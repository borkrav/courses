==> flow/design.v <==
module w450(mem_wr_data, mem_wr_addr, mem_wr_en, mem_rd_data1, mem_rd_addr1,
	mem_rd_data2, mem_rd_addr2, reset, clk);
	parameter n=8;
	output [n-1:0] mem_wr_data;
	output [n-1:0] mem_wr_addr;
	output mem_wr_en;
	input [n-1:0] mem_rd_data1;
	output [n-1:0] mem_rd_addr1;
	input [n-1:0] mem_rd_data2;
	output [n-1:0] mem_rd_addr2;
	input reset;
	input clk;
	parameter [2:0]
		st_if  = 3'b000,
		st_id  = 3'b001,
		st_l1  = 3'b010,
		st_l2  = 3'b011,
		st_ex  = 3'b100,
		st_wb  = 3'b101;
	reg[2:0] state;
	reg[n-1:0] PC;  
	reg[n-1:0] IR;  
	reg[n-1:0] REG [3:0];  
	reg[2:0] opcode;
	reg[1:0] reg1;
	reg[1:0] reg0;
	reg[0:0] dst;
	reg[n-1:0] dataFromMemory;  
	reg[0:0] memoryRead;  
	reg[n-1:0] dataToMemory;  
	reg[n-1:0] addressToWrite;  
	reg[0:0] memoryWrite;  
	reg[n-1:0] rd_addr;
	reg[n-1:0] wr_addr;
	reg[n-1:0] wr_data;
	reg wr_en;
	assign mem_rd_addr2 = rd_addr;
	assign mem_wr_addr = wr_addr;
	assign mem_wr_data = wr_data;
	assign mem_wr_en = wr_en;
	assign mem_rd_addr1 = PC;  
	parameter add = 3'b000;
	parameter addi = 3'b001;
	parameter sub = 3'b010;
	parameter subi = 3'b011;
	parameter mov = 3'b100;
	parameter movi = 3'b101;
	parameter beq = 3'b110;
	parameter blt = 3'b111;
	parameter ir_opcode_hi = 7;
	parameter ir_opcode_lo = 5;
	parameter ir_reg1_hi = 4;
	parameter ir_reg1_lo = 3;
	parameter ir_reg0_hi = 2;
	parameter ir_dst = 0;
	parameter ir_reg0_lo = 1;
	always@(posedge clk or posedge reset) begin  
		if(reset) begin
			state <= st_if;
			PC <= 8'h 00;
		end
		else
		case(state)
			st_if: begin
				IR <= mem_rd_data1;
				PC <= PC + 1;
				memoryRead <= 0;
				memoryWrite <= 0;
				state <= st_id;
				wr_en <= 0;
			end
			st_id: begin
				opcode <= IR[ir_opcode_hi:ir_opcode_lo];
				reg1 <= IR[ir_reg1_hi:ir_reg1_lo];
				reg0 <= IR[ir_reg0_hi:ir_reg0_lo];
				dst <= IR[ir_dst:ir_dst];
				state <= st_l1; 
			end
			st_l1: begin
				if (opcode == add || opcode == sub || opcode == mov) begin
					if (reg0 == 0) begin
						rd_addr <= REG[0];	
						memoryRead <= 1;
					end				
				end
				else begin
					rd_addr <= PC;
					PC <= PC + 1;
					dataFromMemory <= mem_rd_data1;
				end
				state <= st_l2;
			end
			st_l2: begin
				if(memoryRead == 1) begin
					dataFromMemory <= mem_rd_data2;
				end
				state <= st_ex;
			end
			st_ex: begin
				if(opcode == add) begin
					if(dst == 0) begin
						if(reg0 == 0) begin
							dataToMemory <= dataFromMemory + REG[reg1];
							addressToWrite <= REG[0];
							memoryWrite <= 1;
						end
						else begin
							REG[reg0] <= REG[reg0] + REG[reg1];
						end
					end
					else if(dst == 1) begin
						if(reg0 == 0) begin
							REG[reg1] <= REG[reg1] + dataFromMemory;
						end
						else begin
							REG[reg1] <= REG[reg1] + REG[reg0];
						end
					end
				end
				if(opcode == addi) begin
					REG[reg1] <= REG[reg1] + dataFromMemory;
				end
				if(opcode == sub) begin
					if(dst == 0) begin
						if(reg0 == 0) begin
							dataToMemory <= dataFromMemory - REG[reg1];
							addressToWrite <= REG[0];
							memoryWrite <= 1;
						end
						else begin
							REG[reg0] <= REG[reg0] - REG[reg1];
						end
					end
					else if(dst == 1) begin
						if(reg0 == 0) begin
							REG[reg1] <= REG[reg1] - dataFromMemory;
						end
						else begin
							REG[reg1] <= REG[reg1] - REG[reg0];
						end
					end
				end
				if(opcode == subi) begin
					REG[reg1] <= REG[reg1] - dataFromMemory;
				end
				if(opcode == mov) begin
					if(dst == 0) begin
						if(reg0 == 0) begin
							dataToMemory <= REG[reg1];
							addressToWrite <= REG[0];
							memoryWrite <= 1;
						end
						else begin
							REG[reg0] <= REG[reg1];
						end
					end
					else if(dst == 1) begin
						if(reg0 == 0) begin
							REG[reg1] <= dataFromMemory;
						end
						else begin
							REG[reg1] <= REG[reg0];
						end
					end
				end
				if(opcode == movi) begin
					REG[reg1] <= dataFromMemory;
				end
				if(opcode == beq) begin
					if(REG[reg1] == REG[reg0]) begin
						PC <= PC + dataFromMemory;
					end
				end
				if(opcode == blt) begin
					if(REG[reg1] < REG[reg0]) begin
						PC <= PC + dataFromMemory;
					end
				end
				state <= st_wb;
			end
			st_wb: begin
				if(memoryWrite == 1) begin
					wr_en <= 1;
					wr_addr <= addressToWrite;
					wr_data <= dataToMemory;
				end
				state <= st_if;
			end
			default: state <= st_if;
		endcase
	end
endmodule
From RTL to reports: w450
What the tools print for w450, step after step.
Lines are those of the file above, counted from 1.
Cell names lack the library's common part.
Not given: -

design
  top = w450
  clock input = clk
  cell library = sky130hd
  timing corner = tt_025C_1v80

Word level
Yosys after proc, flatten, opt, wreduce and memory -nomap, before mapping. Print and check cells are not counted. Equal cells are merged and count once.

word-level totals
  register bits = 110
  word-level cells = 275

operators by class
  magnitude comparators = 1
  bitwise logic cells = 1
  muxes and demuxes = 195
  $add $sub $neg = 12
  reduce/logical cells = 21
  eq/ne operators = 25

operator list
  operator                                                                number
  8-bit 2-to-1 mux                                                        174
  8-bit case mux with 4-bit select                                        2
  8-bit adder                                                             6
  8-bit case mux with 3-bit select                                        2
  8-bit subtractor                                                        5
  3-bit equality test (second input constant)                             6
  8-bit case mux with 2-bit select                                        1
  3-bit case mux with 5-bit select                                        1
  3-bit by 2-bit equality test with 1-bit output (second input constant)  4
  1-bit 2-to-1 mux                                                        12
  2-bit != test (second input constant)                                   5
  2-bit AND reduction                                                     5
  3-bit AND reduction                                                     3
  2-bit equality test (second input constant)                             4
  2-bit nonzero test                                                      4
  4-bit AND reduction                                                     2
  8-bit by 1-bit adder with 8-bit output (second input constant)          1
  8-bit less-than comparator                                              1
  8-bit equality test                                                     1
  3-bit by 1-bit equality test with 1-bit output (second input constant)  2
  3-bit logical NOT                                                       2
  1-bit case mux with 2-bit select                                        3
  2-bit by 1-bit equality test with 1-bit output (second input constant)  2
  2-bit logical NOT                                                       2
  3-bit nonzero test                                                      1
  1-bit logical OR                                                        2
  2-bit by 1-bit != test with 1-bit output (second input constant)        1
  1-bit inverter                                                          1

Logic depth
Depth = most cells in a row (Yosys ltp): at word level without a register or memory, in the mapped netlist without a sequential cell, where the memories' decode and read muxes count.

logic depth
  depth after elaboration = 25
  ABC_AREA = 1
  depth in mapped cells = 35
  gate-level depth less buffers = 33

After synthesis
The flow's flattened synthesis, as Yosys stat reports it; memories are mapped. The netlist is that of the ABC_AREA named above (0 if unset); the other value can give another one.
Totals and module areas in this step are rounded.

mapped netlist
  synthesis area = 11,000 µm²
  mapped flip-flops = 113
  cell count = 1,631
  buffers = 78

cell types
  cell      number  total area (µm²)
  edfxtp_1  99      2.97E+03
  nand2_1   344     1.29E+03
  o21ai_0   213     1.07E+03
  a21oi_1   158     790.758
  inv_1     193     724.445
  ha_1      55      688.16
  nor2_1    113     424.157
  nand3_1   79      395.379
  dfrtp_1   13      325.312
  o22ai_1   28      175.168
  xor2_1    19      166.41
  o211ai_1  22      165.158
  o221ai_1  18      157.651
  clkbuf_1  39      146.39
  fa_1      7       140.134
  buf_2     25      125.12
  nand2_2   19      118.864
  o21ai_1   23      115.11

Not listed: further types 53, cells in them 164.

Worst setup path after synthesis
Path of least setup slack by OpenSTA after synthesis, without wires, with an ideal clock, recovery checks aside; 20% of the period is set as input and as output delay. Where synthesis merged equal registers, the netlist keeps one of their names.

timing path post-synthesis
  path type = flip-flop to flip-flop
  start point = register reg1[1]
  end point = register REG[3][6]
  library setup time = 258 ps
  path delay = 4,220 ps
  arrival = 3,962 ps
  driving pins on the path = 26
  path slack = 391 ps
  clock period = 4,610 ps
  required time = 4,352 ps
  buffers on the path = 3
  period reached after synthesis = 4,219 ps

"path delay" is the arrival time less input delay plus setup time.
"driving pins on the path": output pins that drive a net of the path, with the launching flip-flop's if there is one; two outputs of one cell count as two.
"period reached after synthesis" = period - worst setup slack (recovery checks aside). The figure is calculated, with input and output delays left at 20% of the set period.
The rows between start and end are the longest chain of elaborated cells between them; the timing report does not say that the signal goes this way. Where chains are equally long, one stands for them.
A line is the first line of the expression or statement that the cell stems from. Yosys adds cells for indexed reads and writes and turns some case tables into memories.
At most two assigning lines are given for a register; there are more.

on the way, post-synthesis
  cell sequence = edfxtp_1 -> buf_6 -> nor2_2 -> buf_6 -> inv_1 -> buf_2 -> o21ai_1 -> inv_1 -> fa_1 -> nand2_1 -> nor2_1 -> nor2_1 -> nor2_1 -> o21ai_0 -> nand2_1 -> xor2_1 -> o21ai_0 -> o22ai_1 -> inv_1 -> nand2_1 -> nand2_1 -> nand2_1 -> nand2_2 -> nand2_2 -> a21oi_2 -> a21oi_1
  cells in the longest elaborated chain = 25

ends and longest elaborated chain, post-synthesis
  what                              line  RTL
  start: declaration                25    reg[1:0] reg1;
  start: assignment                 74    reg1 <= IR[ir_reg1_hi:ir_reg1_lo];
  2-bit equality test               108   REG[reg0] <= REG[reg0] + REG[reg1];
  8-bit case mux with 4-bit select  108
  8-bit 2-to-1 mux                  102   if(reg0 == 0) begin
  8-bit 2-to-1 mux                  101   if(dst == 0) begin
  8-bit 2-to-1 mux                  100   if(opcode == add) begin
  8-bit 2-to-1 mux                  63    case(state)
  8-bit adder                       108
  (+11 left out)                    -
  8-bit 2-to-1 mux                  143   if(opcode == subi) begin
  8-bit 2-to-1 mux                  154   REG[reg0] <= REG[reg1];
  8-bit 2-to-1 mux                  148   if(reg0 == 0) begin
  8-bit 2-to-1 mux                  147   if(dst == 0) begin
  8-bit 2-to-1 mux                  146   if(opcode == mov) begin
  8-bit 2-to-1 mux                  167   REG[reg1] <= dataFromMemory;
  8-bit 2-to-1 mux                  166   if(opcode == movi) begin
  end: assignment                   162   REG[reg1] <= REG[reg0];
  end: assignment                   167
  end: declaration                  23    reg[n-1:0] REG [3:0];

Worst path after layout
Path of least setup slack in the final report of flow run A (OpenROAD, finished layout, wires in). Where an end is a register, its clock arrival counts in the times.
The path's times are printed in steps of 10 ps; the period is the one set.

timing path after layout
  path type = flip-flop to flip-flop
  start point = register reg1[0]
  end point = register REG[2][7]
  clock period = 5,880 ps
  arrival = 5,460 ps
  buffers on the path = 1
  path slack = 620 ps
  required time = 6,080 ps
  driving pins on the path = 22
  library setup time = 240 ps

The rows between start and end are the longest chain of elaborated cells between them; the timing report does not say that the signal goes this way. Where chains are equally long, one stands for them.
At most two assigning lines are given for a register; there are more.

on the way, after layout
  cell sequence = edfxtp_1 -> nor2_8 -> inv_1 -> buf_4 -> o221ai_1 -> o21ai_0 -> inv_1 -> ha_1 -> nand2_1 -> nor2_1 -> nand2_1 -> and3_1 -> nand2_1 -> nand2_1 -> o21ai_1 -> o21ai_0 -> a21oi_1 -> nand2_1 -> o21bai_1 -> o211ai_1 -> nor2_1 -> nor2_1
  cells in the longest elaborated chain = 25

ends and longest elaborated chain, after layout
  what                              line  RTL
  start: declaration                25    reg[1:0] reg1;
  start: assignment                 74    reg1 <= IR[ir_reg1_hi:ir_reg1_lo];
  2-bit equality test               108   REG[reg0] <= REG[reg0] + REG[reg1];
  8-bit case mux with 4-bit select  108
  8-bit 2-to-1 mux                  102   if(reg0 == 0) begin
  8-bit 2-to-1 mux                  101   if(dst == 0) begin
  8-bit 2-to-1 mux                  100   if(opcode == add) begin
  8-bit 2-to-1 mux                  63    case(state)
  8-bit adder                       108
  (+11 left out)                    -
  8-bit 2-to-1 mux                  143   if(opcode == subi) begin
  8-bit 2-to-1 mux                  154   REG[reg0] <= REG[reg1];
  8-bit 2-to-1 mux                  148   if(reg0 == 0) begin
  8-bit 2-to-1 mux                  147   if(dst == 0) begin
  8-bit 2-to-1 mux                  146   if(opcode == mov) begin
  8-bit 2-to-1 mux                  167   REG[reg1] <= dataFromMemory;
  8-bit 2-to-1 mux                  166   if(opcode == movi) begin
  end: assignment                   162   REG[reg1] <= REG[reg0];
  end: assignment                   167
  end: declaration                  23    reg[n-1:0] REG [3:0];

Measured data: module w450, platform sky130hd, 2 stored runs of the flow under differing settings, order arbitrary. Input and output delays are each 20% of the period that was set; the output load is 0.01 pF.
"clock period achieved" = clock period - worst setup slack. The figure is calculated, with input and output delays left at 20% of the set period.
"critical path time": the worst setup path's part of the clock period (all of it between registers, 20% less for each end at a port) less its slack. A launch clock that arrives late makes it longer, a capture clock that arrives late makes it shorter.
"total power of the final layout": no workload was simulated; the value follows from the tool's default switching activity.
"critical path time" is known to 10 ps.
Values from the reports are rounded here.
Among the settings, . means not set for that run.

name                                          flow run A              flow run B
period_ns                                     5.88                    5.86
CORE_UTILIZATION                              44                      40
SETUP_SLACK_MARGIN                            0.12                    -0.32
PLACE_DENSITY                                 0.61                    .
CORE_MARGIN                                   5                       9
CELL_PAD_IN_SITES_DETAIL_PLACEMENT            0                       .
ABC_AREA                                      1                       0
GPL_TIMING_DRIVEN                             1                       1
GPL_ROUTABILITY_DRIVEN                        1                       0
CTS_CLUSTER_SIZE                              40                      .
CAP_MARGIN                                    0                       30
MAX_ROUTING_LAYER                             met5                    .
SLEW_MARGIN                                   20                      20
HOLD_SLACK_MARGIN                             .                       0.21
CTS_CLUSTER_DIAMETER                          .                       197
total power of the final layout (mW)          2.0                     2.0
critical path time (ps)                       5,260                   4,750
worst path kind                               flip-flop to flip-flop  flip-flop to flip-flop
setup slack of the worst path (ps)            620                     1,100
post-layout utilization                       0.51                    0.47
clock period achieved (ps)                    5,258                   4,753
area of the die (µm²)                         29,000                  33,000
worst hold slack in the final report (ps)     390                     380
post-synthesis cell area (µm²)                11,000                  11,000
total negative setup slack (ps)               0                       0
standard-cell area of the final layout (µm²)  13,000                  12,000
